==> flow/design.v <==
`timescale 1ns / 1ps
module A_1000Hz(input clk_100MHz, output o_1000Hz);
    reg r_1000Hz;
    reg [16:0] r_counter = 0;
    always @(posedge clk_100MHz)
        if(r_counter == 17'd50_000) begin
            r_counter <= 0;
            r_1000Hz <= ~r_1000Hz;   
        end else
            r_counter <= r_counter + 1;
    assign o_1000Hz = r_1000Hz;
endmodule
`timescale 1ns / 1ps
module A_2000Hz(input clk_100MHz, output o_2000Hz);
    reg r_2000Hz;
    reg [16:0] r_counter = 0;
    always @(posedge clk_100MHz)
        if(r_counter == 17'd25_000) begin
            r_counter <= 0;
            r_2000Hz <= ~r_2000Hz;   
        end else
            r_counter <= r_counter + 1;
    assign o_2000Hz = r_2000Hz;
endmodule
`timescale 1ns / 1ps
module A_440Hz(input clk_100MHz, output o_440Hz    );
    reg r_440Hz;
    reg [16:0] r_counter = 0;
    always @(posedge clk_100MHz)
        if(r_counter == 17'd113_636) begin
            r_counter <= 0;
            r_440Hz <= ~r_440Hz;
            end
        else
            r_counter <= r_counter + 1;
    assign o_440Hz = r_440Hz;
endmodule
`timescale 1ns / 1ps
module A_500Hz(input clk_100MHz, output o_500Hz);
    reg r_500Hz;
    reg [16:0] r_counter = 0;
    always @(posedge clk_100MHz)
        if(r_counter == 17'd100_000) begin
            r_counter <= 0;
            r_500Hz <= ~r_500Hz;   
        end else
            r_counter <= r_counter + 1;
    assign o_500Hz = r_500Hz;
endmodule
`timescale 1ns / 1ps
module sound_top(input clk_100MHz, play, output speaker);
    reg x, y, z;
    always @(posedge clk_100MHz) begin
        x <= play;
        y <= x;
        z <= y;
    end
    assign w_play = z;
    wire A_440Hz_signal;
    wire A_500Hz_signal;
    wire A_1000Hz_signal;
    wire A_2000Hz_signal;
    A_440Hz t_a (.clk_100MHz(clk_100MHz), .o_440Hz(A_440Hz_signal));
    A_500Hz t_b (.clk_100MHz(clk_100MHz), .o_500Hz(A_500Hz_signal));
    A_1000Hz t_c (.clk_100MHz(clk_100MHz), .o_1000Hz(A_1000Hz_signal));
    A_2000Hz t_d (.clk_100MHz(clk_100MHz), .o_2000Hz(A_2000Hz_signal));
    parameter CLK_FREQ = 100_000_000;                    
    parameter integer D_500ms = 0.50000000 * CLK_FREQ;   
    parameter integer D_break = 0.10000000 * CLK_FREQ;   
    reg [25:0] count = 26'b0;
    reg counter_clear = 1'b0;
    reg flag_500ms = 1'b0;
    reg flag_break = 1'b0;
    reg [2:0] state;
    always @(posedge clk_100MHz) begin
        if(counter_clear) begin
            count <= 26'b0;
            counter_clear <= 1'b0;
            flag_500ms <= 1'b0;
        end
        if(!counter_clear) begin
            count <= count + 1;
            if(count == D_break) begin
                flag_break <= 1'b1;
            end
            if(count == D_500ms) begin
                flag_500ms <= 1'b1;
            end
        end
        case(state)
            3'b000 : begin   
                counter_clear <= 1'b1;
                if(w_play) begin
                    state <= 3'b001;   
                end    
            end
            3'b001 : begin   
                if(flag_500ms) begin
                    counter_clear <= 1'b1;
                    state <= 3'b010;
                end
            end
            3'b010 : begin   
                if(flag_500ms) begin
                    counter_clear <= 1'b1;
                    state <= 3'b011;
                end
            end
            3'b011 : begin   
                if(flag_500ms) begin
                    counter_clear <= 1'b1;
                    state <= 3'b100;
                end
            end
            3'b100 : begin   
                if(flag_500ms) begin
                    counter_clear <= 1'b1;
                    state <= 3'b000;   
                end
            end
        endcase
    end
    assign speaker = (w_play) ? 
                     (state == 3'b001 ? A_500Hz_signal :
                      state == 3'b010 ? A_1000Hz_signal :
                      state == 3'b011 ? A_2000Hz_signal :
                      state == 3'b100 ? A_440Hz_signal : 1'b0) : 1'b0;
endmodule
* Step by step through the tools: sound_top
What the tools print for sound_top, step after step.
Line numbers count from 1 in the design file above.
Operators: Yosys type, input widths -> output width; for muxes data width and select width s.
The mark - stands for no value.
- Top :: sound_top
- Clock :: clk_100MHz
- Standard-cell library :: sky130hd
- Corner :: tt_025C_1v80

* Word-level counts
Counts by Yosys on the flattened word-level netlist (proc, flatten, opt, wreduce; memories kept). Register bits leave out memories and registers merged into their read ports (data or address). Print and check cells are left out. Cells with the same type and inputs are merged into one.
- Input port bits :: 2
- Flip-flop bits (word level) :: 106
- Output and inout port bits :: 1
- Cells after elaboration :: 58
- Muxes and demuxes :: 16
- Reductions and logical operators :: 4
- Bitwise logic cells :: 4
- $add $sub $neg :: 5
- Equal/unequal tests :: 14
** Operators with widths (count)
- $add 17x1->17 const B :: 4
- $eq 17x17->1 const B :: 2
- $add 26x1->26 const B :: 1
- $eq 26x26->1 const B :: 1
- $eq 17x15->1 const B :: 1
- $eq 17x16->1 const B :: 1
- $pmux 3 s5 :: 1
- $mux 3 :: 5
- $ne 2x2->1 const B :: 5
- $mux 1 :: 9
- $eq 3x2->1 const B :: 2
- $reduce_and 6->1 :: 1
- $reduce_bool 5->1 :: 1
- $not 1->1 :: 4
- $reduce_or 4->1 :: 1
- $eq 3x1->1 const B :: 1
- $eq 3x3->1 const B :: 1
- $logic_not 3->1 :: 1
- $pmux 1 s2 :: 1

* Logic depth
Yosys ltp: most cells in a row. Word level: on the elaborated netlist, between registers, memories and ports. Mapped: between sequential cells and ports; inverters and the memories' decode and read muxes count.
- Depth in word-level cells :: 6
- ABC_AREA :: 0
- Depth in mapped cells :: 6
- Gate-level depth less buffers :: 6

* Synthesis result
Yosys stat after the flow's synthesis: flattened, memories mapped to cells. It holds for the ABC_AREA given above (unset counts as 0); a run with the other value may have another netlist.
- Cells in the netlist :: 489
- Synthesis area :: 0.0046044 mm2
- Area of sequential cells :: 0.0022321 mm2
- Mapped flip-flops :: 108
- Buffer cells :: 7
** Cells by type
- sky130_fd_sc_hd__dfxtp_1 :: count 101, total area 2.02E+03 um2
- sky130_fd_sc_hd__xnor2_1 :: count 44, total area 385.37 um2
- sky130_fd_sc_hd__nor2_1 :: count 68, total area 255.245 um2
- sky130_fd_sc_hd__xor2_1 :: count 27, total area 236.477 um2
- sky130_fd_sc_hd__edfxtp_1 :: count 7, total area 210.202 um2
- sky130_fd_sc_hd__nand4_1 :: count 27, total area 168.912 um2
- sky130_fd_sc_hd__nand3_1 :: count 32, total area 160.154 um2
- sky130_fd_sc_hd__ha_1 :: count 10, total area 125.12 um2
- sky130_fd_sc_hd__nand2_1 :: count 31, total area 116.362 um2
- sky130_fd_sc_hd__inv_1 :: count 25, total area 93.84 um2
- sky130_fd_sc_hd__nor4_1 :: count 15, total area 93.84 um2
- sky130_fd_sc_hd__and4_1 :: count 7, total area 61.309 um2
- sky130_fd_sc_hd__nor3_1 :: count 12, total area 60.058 um2
- sky130_fd_sc_hd__a21oi_1 :: count 10, total area 50.048 um2
- sky130_fd_sc_hd__nor2b_1 :: count 8, total area 50.048 um2
- sky130_fd_sc_hd__and3_1 :: count 7, total area 43.792 um2
- sky130_fd_sc_hd__or4_1 :: count 5, total area 37.536 um2
- sky130_fd_sc_hd__nand4b_1 :: count 4, total area 35.034 um2
Other cell types: 29; their cells: 49.
The figures by module come from a second, unflattened synthesis with its own total; it is not the netlist above.
- Cell total of the unflattened synthesis :: 488
- Area (unflattened synthesis) :: 0.0046457 mm2
Rows give one instance, submodules left out.
** Modules
- sound_top :: cells 168, instances 1, seq. area 0.0007507 mm2, area 0.0015527 mm2
- A_440Hz :: cells 86, instances 1, seq. area 0.0003704 mm2, area 0.000807 mm2
- A_500Hz :: cells 77, instances 1, seq. area 0.0003704 mm2, area 0.0007845 mm2
- A_1000Hz :: cells 79, instances 1, seq. area 0.0003704 mm2, area 0.0007582 mm2
- A_2000Hz :: cells 78, instances 1, seq. area 0.0003704 mm2, area 0.0007432 mm2

* Timing after synthesis
OpenSTA on the mapped netlist: ideal clock, no wires. The path of least setup slack (recovery checks aside). Input and output delay are each 20% of the period. Register names are those of the netlist, which keeps one name where synthesis merged equal registers.
- Path type :: flip-flop to flip-flop
- Start point :: register t_d.r_counter[0]
- End point :: register t_d.r_2000Hz
- Time at the first pin :: 0 ps
- Arrival time :: 1449 ps
- Required time :: 1590 ps
- Stages :: 5
- Period :: 1950 ps
- Setup time :: 360 ps
- Path slack :: 140 ps
- Delay of the path :: 1809 ps
- Path buffers :: 0
- Period reached after synthesis :: 1810 ps
"delay of the path" = arrival - input delay + setup time.
"stages" counts driving pins, that of a launching flip-flop among them; a cell with two outputs on the path counts twice.
"period reached after synthesis" is the clock period less the worst setup slack; recovery checks do not enter. This is arithmetic on one report: input and output delays are still those of the set period (20% each).
Between the ends stands the longest chain of elaborated cells between them, by number of cells; it is not shown to be the way that was timed. Of several equally long chains one is given.
Each line given opens the expression or statement behind the cell; cells for indexed reads and writes are added by Yosys, which also makes memories of some case tables.
- Cells stage by stage :: sky130_fd_sc_hd__dfxtp_1 sky130_fd_sc_hd__inv_1 sky130_fd_sc_hd__ha_1 sky130_fd_sc_hd__or4bb_1 sky130_fd_sc_hd__nor4_4
- Length of the longest elaborated chain :: 1
- Elaborated cells between the ends (all ways) :: 1
- RTL lines with such cells :: 1
- Classes of those cells :: 1 x eq/ne
** RTL lines, path after synthesis
- from (decl) :: line 16 : reg [16:0] r_counter = 0;
- from (assign) :: line 19 : r_counter <= 0;
- from (assign) :: line 22 : r_counter <= r_counter + 1;
- $eq 17x15->1 :: line 18 : if(r_counter == 17'd25_000) begin
- to (assign) :: line 20 : r_2000Hz <= ~r_2000Hz;
- to (decl) :: line 15 : reg r_2000Hz;

* Path in the finished layout
From the final timing report of run 1: the path of least setup slack in the routed layout; clock arrival at registers is part of the times.
The report prints the path's times to 10 ps; the period is as set.
- Path type :: flip-flop to output port
- Start point :: register (name not given)
- End point :: output speaker
- Arrival time :: 1370 ps
- Period :: 1890 ps
- Path buffers :: 1
- Time at the first pin :: 350 ps
- Path slack :: 140 ps
- Stages :: 6
- Required time :: 1510 ps
- External output delay :: 380 ps
- Cells stage by stage :: sky130_fd_sc_hd__edfxtp_1 sky130_fd_sc_hd__a21oi_2 sky130_fd_sc_hd__a21oi_2 sky130_fd_sc_hd__o21ai_1 sky130_fd_sc_hd__a21boi_1 sky130_fd_sc_hd__buf_2
** RTL lines, path after layout
- to (decl) :: line 51 : module sound_top(input clk_100MHz, play, output speaker);
No chain of elaborated cells between the ends is given.

Measured data: module sound_top, platform sky130hd, 2 stored runs of the flow under differing settings, order arbitrary. Input and output delays are each 20% of the period that was set; the output load is 0.01 pF.
By "clock period achieved" is meant the clock period of the run minus its worst setup slack. This is arithmetic on one report: input and output delays are still those of the set period (20% each).
"time of the worst setup path" = time allowed to the worst setup path (clock period - input delay - output delay, where it has them) - its slack; a late launch clock adds to it, a late capture clock takes from it.
"power consumption" is the tool's figure for a default switching activity; nothing was simulated.
"time of the worst setup path" is known to 10 ps.

** Run 1
- Settings :: period_ns=1.89; SETUP_SLACK_MARGIN=0.3; CAP_MARGIN=20; CORE_MARGIN=2; CORE_UTILIZATION=40; SLEW_MARGIN=20
- Setup slack of the worst path :: 141 ps
- Post-synthesis cell area :: 0.0046044 mm2
- Time of the worst setup path :: 1370 ps
- Type of the worst setup path :: flip-flop to output port
- Sum of negative setup slack :: 0 ps
- Power consumption :: 4.562 mW
- Standard-cell area after layout :: 0.0056829 mm2
- Full die area :: 0.0123855 mm2
- Utilization after routing :: 50.2 %
- Worst hold slack in the final report :: 335 ps
- Clock period achieved :: 1749 ps

** Run 2
- Settings :: period_ns=3.12; CORE_UTILIZATION=27; PLACE_DENSITY_LB_ADDON=0.03; GPL_ROUTABILITY_DRIVEN=1; CTS_CLUSTER_SIZE=32; SLEW_MARGIN=5; CAP_MARGIN=20; CORE_MARGIN=2
- Setup slack of the worst path :: 659 ps
- Post-synthesis cell area :: 0.0046044 mm2
- Time of the worst setup path :: 1840 ps
- Type of the worst setup path :: flip-flop to output port
- Sum of negative setup slack :: 0 ps
- Power consumption :: 2.687 mW
- Standard-cell area after layout :: 0.0051649 mm2
- Full die area :: 0.0181145 mm2
- Utilization after routing :: 31.0 %
- Worst hold slack in the final report :: 330 ps
- Clock period achieved :: 2461 ps
